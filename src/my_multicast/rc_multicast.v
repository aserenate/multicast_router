==> flow/design.v <==
module rc_multicast_sub#(
  parameter DEPTH=4,
  parameter WIDTH=2,
  parameter DATASIZE=30,
  parameter router_ID=6
  )(
  output reg[DATASIZE-1:0] data_out1,
  output reg[4:0] direction_out1,
  output reg[DATASIZE-1:0] data_out2,
  output reg[4:0] direction_out2,
  output reg[DATASIZE-1:0] data_out3,
  output reg[4:0] direction_out3,
  input wire[DATASIZE-1:0] data_in,
  input wire valid_in,
  input wire rc_ready,
  input wire rc_clk,
  input wire rst_n
  );
  wire[15:0] dst_list;
  assign dst_list = data_in[24:9];
  assign dst_list_S = dst_list[3:0];
  assign dst_list_L = dst_list[4];
  assign dst_list_E = dst_list[15:8];
  always@(posedge rc_clk, negedge rst_n) begin
    if(!rst_n)
      data_out1 <= 30'b0;
    else if (rc_ready)
      data_out1 <= {data_in[29:17],8'b0,data_in[8:1],1'b1};
    else
      data_out1 <= data_out1;
  end
  always@(posedge rc_clk, negedge rst_n) begin
    if(!rst_n)
      data_out2 <= 30'b0;
    else if (rc_ready)
      data_out2 <= {data_in[29:25],8'b0,dst_list_L,4'b0,data_in[8:1],1'b1};
    else
      data_out2 <= data_out2;
  end
  always@(posedge rc_clk, negedge rst_n) begin
    if(!rst_n)
      data_out3 <= 30'b0;
    else if (rc_ready)
      data_out3 <= {data_in[29:25],9'b0,dst_list_S,data_in[8:1],1'b1};
    else
      data_out3 <= data_out3;
  end
  always@(posedge rc_clk, negedge rst_n) begin
    if(!rst_n)
      direction_out1 <= 5'b00000;
    else if(!valid_in & rc_ready)
      direction_out1 <= 5'b00000;
    else if(!rc_ready)
      direction_out1 <= direction_out1;
    else
      direction_out1 <= 5'b00100;
  end
  always@(posedge rc_clk, negedge rst_n) begin
    if(!rst_n)
      direction_out2 <= 5'b00000;
    else if(!valid_in & rc_ready)
      direction_out2 <= 5'b00000;
    else if(!rc_ready)
      direction_out2 <= direction_out2;
    else
      direction_out2 <= 5'b00001;
  end
  always@(posedge rc_clk, negedge rst_n) begin
    if(!rst_n)
      direction_out3 <= 5'b00000;
    else if(!valid_in & rc_ready)
      direction_out3 <= 5'b00000;
    else if(!rc_ready)
      direction_out3 <= direction_out3;
    else
      direction_out3 <= 5'b00010;
  end
endmodule
module rc_multicast#(
  parameter DEPTH=4,
  parameter WIDTH=2,
  parameter DATASIZE=30,
  parameter router_ID=6
  )(
  output wire[DATASIZE-1:0] data_out_W1,
  output wire[4:0] direction_out_W1,
  output wire[DATASIZE-1:0] data_out_W2,
  output wire[4:0] direction_out_W2,
  output wire[DATASIZE-1:0] data_out_W3,
  output wire[4:0] direction_out_W3,
  input wire[DATASIZE-1:0] W_data_in,
  input wire W_valid_in,
  input wire rc_ready_W,
  output wire[DATASIZE-1:0] data_out_N1,
  output wire[4:0] direction_out_N1,
  output wire[DATASIZE-1:0] data_out_N2,
  output wire[4:0] direction_out_N2,
  output wire[DATASIZE-1:0] data_out_N3,
  output wire[4:0] direction_out_N3,
  input wire[DATASIZE-1:0] N_data_in,
  input wire N_valid_in,
  input wire rc_ready_N,
  input wire rc_clk,
  input wire rst_n
  );
  rc_multicast_sub #(
    .DEPTH(DEPTH),
    .WIDTH(WIDTH),
    .DATASIZE(DATASIZE),
    .router_ID(router_ID)
    ) rc_multicast_W (
    .data_out1(data_out_W1),
    .data_out2(data_out_W2),
    .data_out3(data_out_W3),
    .direction_out1(direction_out_W1),
    .direction_out2(direction_out_W2),
    .direction_out3(direction_out_W3),
    .data_in(W_data_in),
    .valid_in(W_valid_in),
    .rc_ready(rc_ready_W),
    .rc_clk(rc_clk),
    .rst_n(rst_n)
    );
  rc_multicast_sub #(
    .DEPTH(DEPTH),
    .WIDTH(WIDTH),
    .DATASIZE(DATASIZE),
    .router_ID(router_ID)
    ) rc_multicast_N (
    .data_out1(data_out_N1),
    .data_out2(data_out_N2),
    .data_out3(data_out_N3),
    .direction_out1(direction_out_N1),
    .direction_out2(direction_out_N2),
    .direction_out3(direction_out_N3),
    .data_in(N_data_in),
    .valid_in(N_valid_in),
    .rc_ready(rc_ready_N),
    .rc_clk(rc_clk),
    .rst_n(rst_n)
    );
endmodule
# Reports on rc_multicast
# Tool output for the design above, in the order of the flow.
# Line numbers count from 1 in the design file above.
# Operators carry their Yosys type and port widths (W data, S select, Z words).
# Library cell names are shortened.
# A cell with n/a has no value.
# design
top	rc_multicast
clock	rc_clk
cell_library	sky130hd
lib_corner	tt_025C_1v80

# Word-level counts
# Source: Yosys, flattened and elaborated, memories not mapped. Widths are those after wreduce. Registers that Yosys merges into a memory's read port (data or address) are not register bits. Print and check cells do not count. Equal cells are merged and count once.
# bits
in_bits	66
elab_cells	30
output_inout_bits	210
ff_bits	134
# classes
n_mux	12
reduce_logical	4
bitwise	2
# op_table
op	n
$mux W5	12
$reduce_bool A2 Y1	2
$and A1 B1 Y1	2
$logic_not A1 Y1	2

# Logic depth
# Depth = most cells in a row (Yosys ltp): at word level without a register or memory, in the mapped netlist without a sequential cell, where the memories' decode and read muxes count.
# depth
ltp_word	3
abc_area	1
ltp_mapped	5
mapped_depth_nobuf	3

# Mapped cells and area
# Source: synth_stat.txt of the flow (Yosys; design flattened, memories mapped). It holds for the ABC_AREA given above (unset counts as 0); a run with the other value may have another netlist.
# The area totals of this step are shown rounded.
# mapped
buf_cells	170
ff_cells	50
mapped_cells	369
yosys_area_um2	3200
seqArea_um2	1300
# by_type
type	n	type_area_um2
dfrtp_1	50	1251.2
buf_4	160	1.2E+03
nand2_1	127	476.707
nand2_2	17	106.352
buf_6	6	67.565
clkbuf_8	2	27.526
inv_8	2	22.522
buf_12	1	20.019
buf_8	1	15.014
or2_2	2	12.512
conb_1	1	3.754

# Path before layout
# OpenSTA on the mapped netlist: ideal clock, no wires. The path of least setup slack (recovery checks aside). Input and output delay are each 20% of the period. Register names are those of the netlist, which keeps one name where synthesis merged equal registers.
# synth_path
kind	reg2reg
startpoint	reg (no name shown)
endpoint	reg rc_multicast_W.data_out1[0]
stages	2
required_ns	0.943
setup_ns	0.127
path_slack_ns	0.263
tclk_ns	1.07
t_arrival_ns	0.680
n_path_buf	0
path_delay_ns	0.807
launch_ns	0.000
synth_period_reached_ns	0.807
# "path_delay_ns" = arrival - input delay + setup time.
# "stages": output pins that drive a net of the path, with the launching flip-flop's if there is one; two outputs of one cell count as two.
# "synth_period_reached_ns" = period - worst setup slack (recovery checks aside). The figure is calculated, with input and output delays left at 20% of the set period.
# A register here has more assigning lines than the two given.
# synth_via
cell_sequence	dfrtp_1 or2_2
# synth_rtl
item	line_no	source
end, assigned	28	data_out1 <= {data_in[29:17],8'b0,data_in[8:1],1'b1};
end, assigned	30	data_out1 <= data_out1;
end, declared	7	output reg[DATASIZE-1:0] data_out1,
# No chain of elaborated cells between the ends is given.

# Path in the finished layout
# Path of least setup slack in the final report of record 1 (OpenROAD, finished layout, wires in). Where an end is a register, its clock arrival counts in the times.
# layout_path
kind	reg2out
startpoint	reg (no name shown)
endpoint	out data_out_W2[2]
t_arrival_ns	0.97
required_ns	0.63
n_path_buf	2
stages	3
path_slack_ns	-0.35
out_delay_ns	0.16
launch_ns	0.30
tclk_ns	0.782
# layout_via
cell_sequence	dfrtp_1 buf_6 buf_6
# layout_rtl
item	line_no	source
end, declared	87	output wire[DATASIZE-1:0] data_out_W2,
# No chain of elaborated cells between the ends is given.

Flow measurements of rc_multicast on sky130hd: 2 stored runs with different settings, listed in no order. Input and output delays are each 20% of the period that was set; the output load is 0.01 pF.
"achievedPeriod_ns" = clock period - worst setup slack. The figure is calculated, with input and output delays left at 20% of the set period.
"critical_path_time_ns": the worst setup path's part of the clock period (all of it between registers, 20% less for each end at a port) less its slack. A launch clock that arrives late makes it longer, a capture clock that arrives late makes it shorter.
"total_power_uw" is the tool's figure for a default switching activity; nothing was simulated.
The measured numbers are rounded.

Record 1, flow files:
==> flow/run.sh <==
#!/bin/bash
# the make line also repeats the synthesis and layout settings of config.mk as NAME=value (left out here)
make -C /OpenROAD-flow-scripts/flow DESIGN_CONFIG=/design/flow/config.mk WORK_HOME=/design/flow/orfs CLKGATE_MAP_FILE= finish
==> flow/config.mk <==
export PLATFORM = sky130hd
export DESIGN_NAME = rc_multicast
export DESIGN_NICKNAME = rc_multicast
export VERILOG_FILES = /design/flow/design.v
export SDC_FILE = /design/flow/constraint.sdc
export NUM_CORES = 4
export LEC_CHECK = 0
export ABC_AREA = 1
export CAP_MARGIN = 20
export CORE_MARGIN = 2
export CORE_UTILIZATION = 42
export CTS_CLUSTER_SIZE = 92
export PLACE_DENSITY_LB_ADDON = 0.02
export SLEW_MARGIN = 35
==> flow/constraint.sdc <==
create_clock -name core_clock -period 0.782 [get_ports {rc_clk}]
set_input_delay 0.1564 -clock core_clock [delete_from_list [all_inputs] [get_ports {rc_clk}]]
set_output_delay 0.1564 -clock core_clock [all_outputs]
set_load 0.01 [all_outputs]

==> results of record 1, as CSV <==
result,value
synth_chip_area_um2,3200
dieArea_um2,8300
final_stdcell_area_um2,4700
fin_util_pct,64
setup_ws_ns,-0.35
total_power_uw,7200
achievedPeriod_ns,1.131
critical_path_time_ns,0.97
critical_path_kind,"reg2out"

Record 2, flow files:
==> flow/run.sh <==
#!/bin/bash
# the make line also repeats the synthesis and layout settings of config.mk as NAME=value (left out here)
make -C /OpenROAD-flow-scripts/flow DESIGN_CONFIG=/design/flow/config.mk WORK_HOME=/design/flow/orfs CLKGATE_MAP_FILE= finish
==> flow/config.mk <==
export PLATFORM = sky130hd
export DESIGN_NAME = rc_multicast
export DESIGN_NICKNAME = rc_multicast
export VERILOG_FILES = /design/flow/design.v
export SDC_FILE = /design/flow/constraint.sdc
export NUM_CORES = 4
export LEC_CHECK = 0
export CAP_MARGIN = 20
export CORE_MARGIN = 2
export CORE_UTILIZATION = 40
export SLEW_MARGIN = 20
==> flow/constraint.sdc <==
create_clock -name core_clock -period 1.15 [get_ports {rc_clk}]
set_input_delay 0.2300 -clock core_clock [delete_from_list [all_inputs] [get_ports {rc_clk}]]
set_output_delay 0.2300 -clock core_clock [all_outputs]
set_load 0.01 [all_outputs]

==> results of record 2, as CSV <==
result,value
synth_chip_area_um2,3300
dieArea_um2,8900
final_stdcell_area_um2,4100
fin_util_pct,53
setup_ws_ns,-0.048
total_power_uw,4900
achievedPeriod_ns,1.198
critical_path_time_ns,0.97
critical_path_kind,"reg2out"
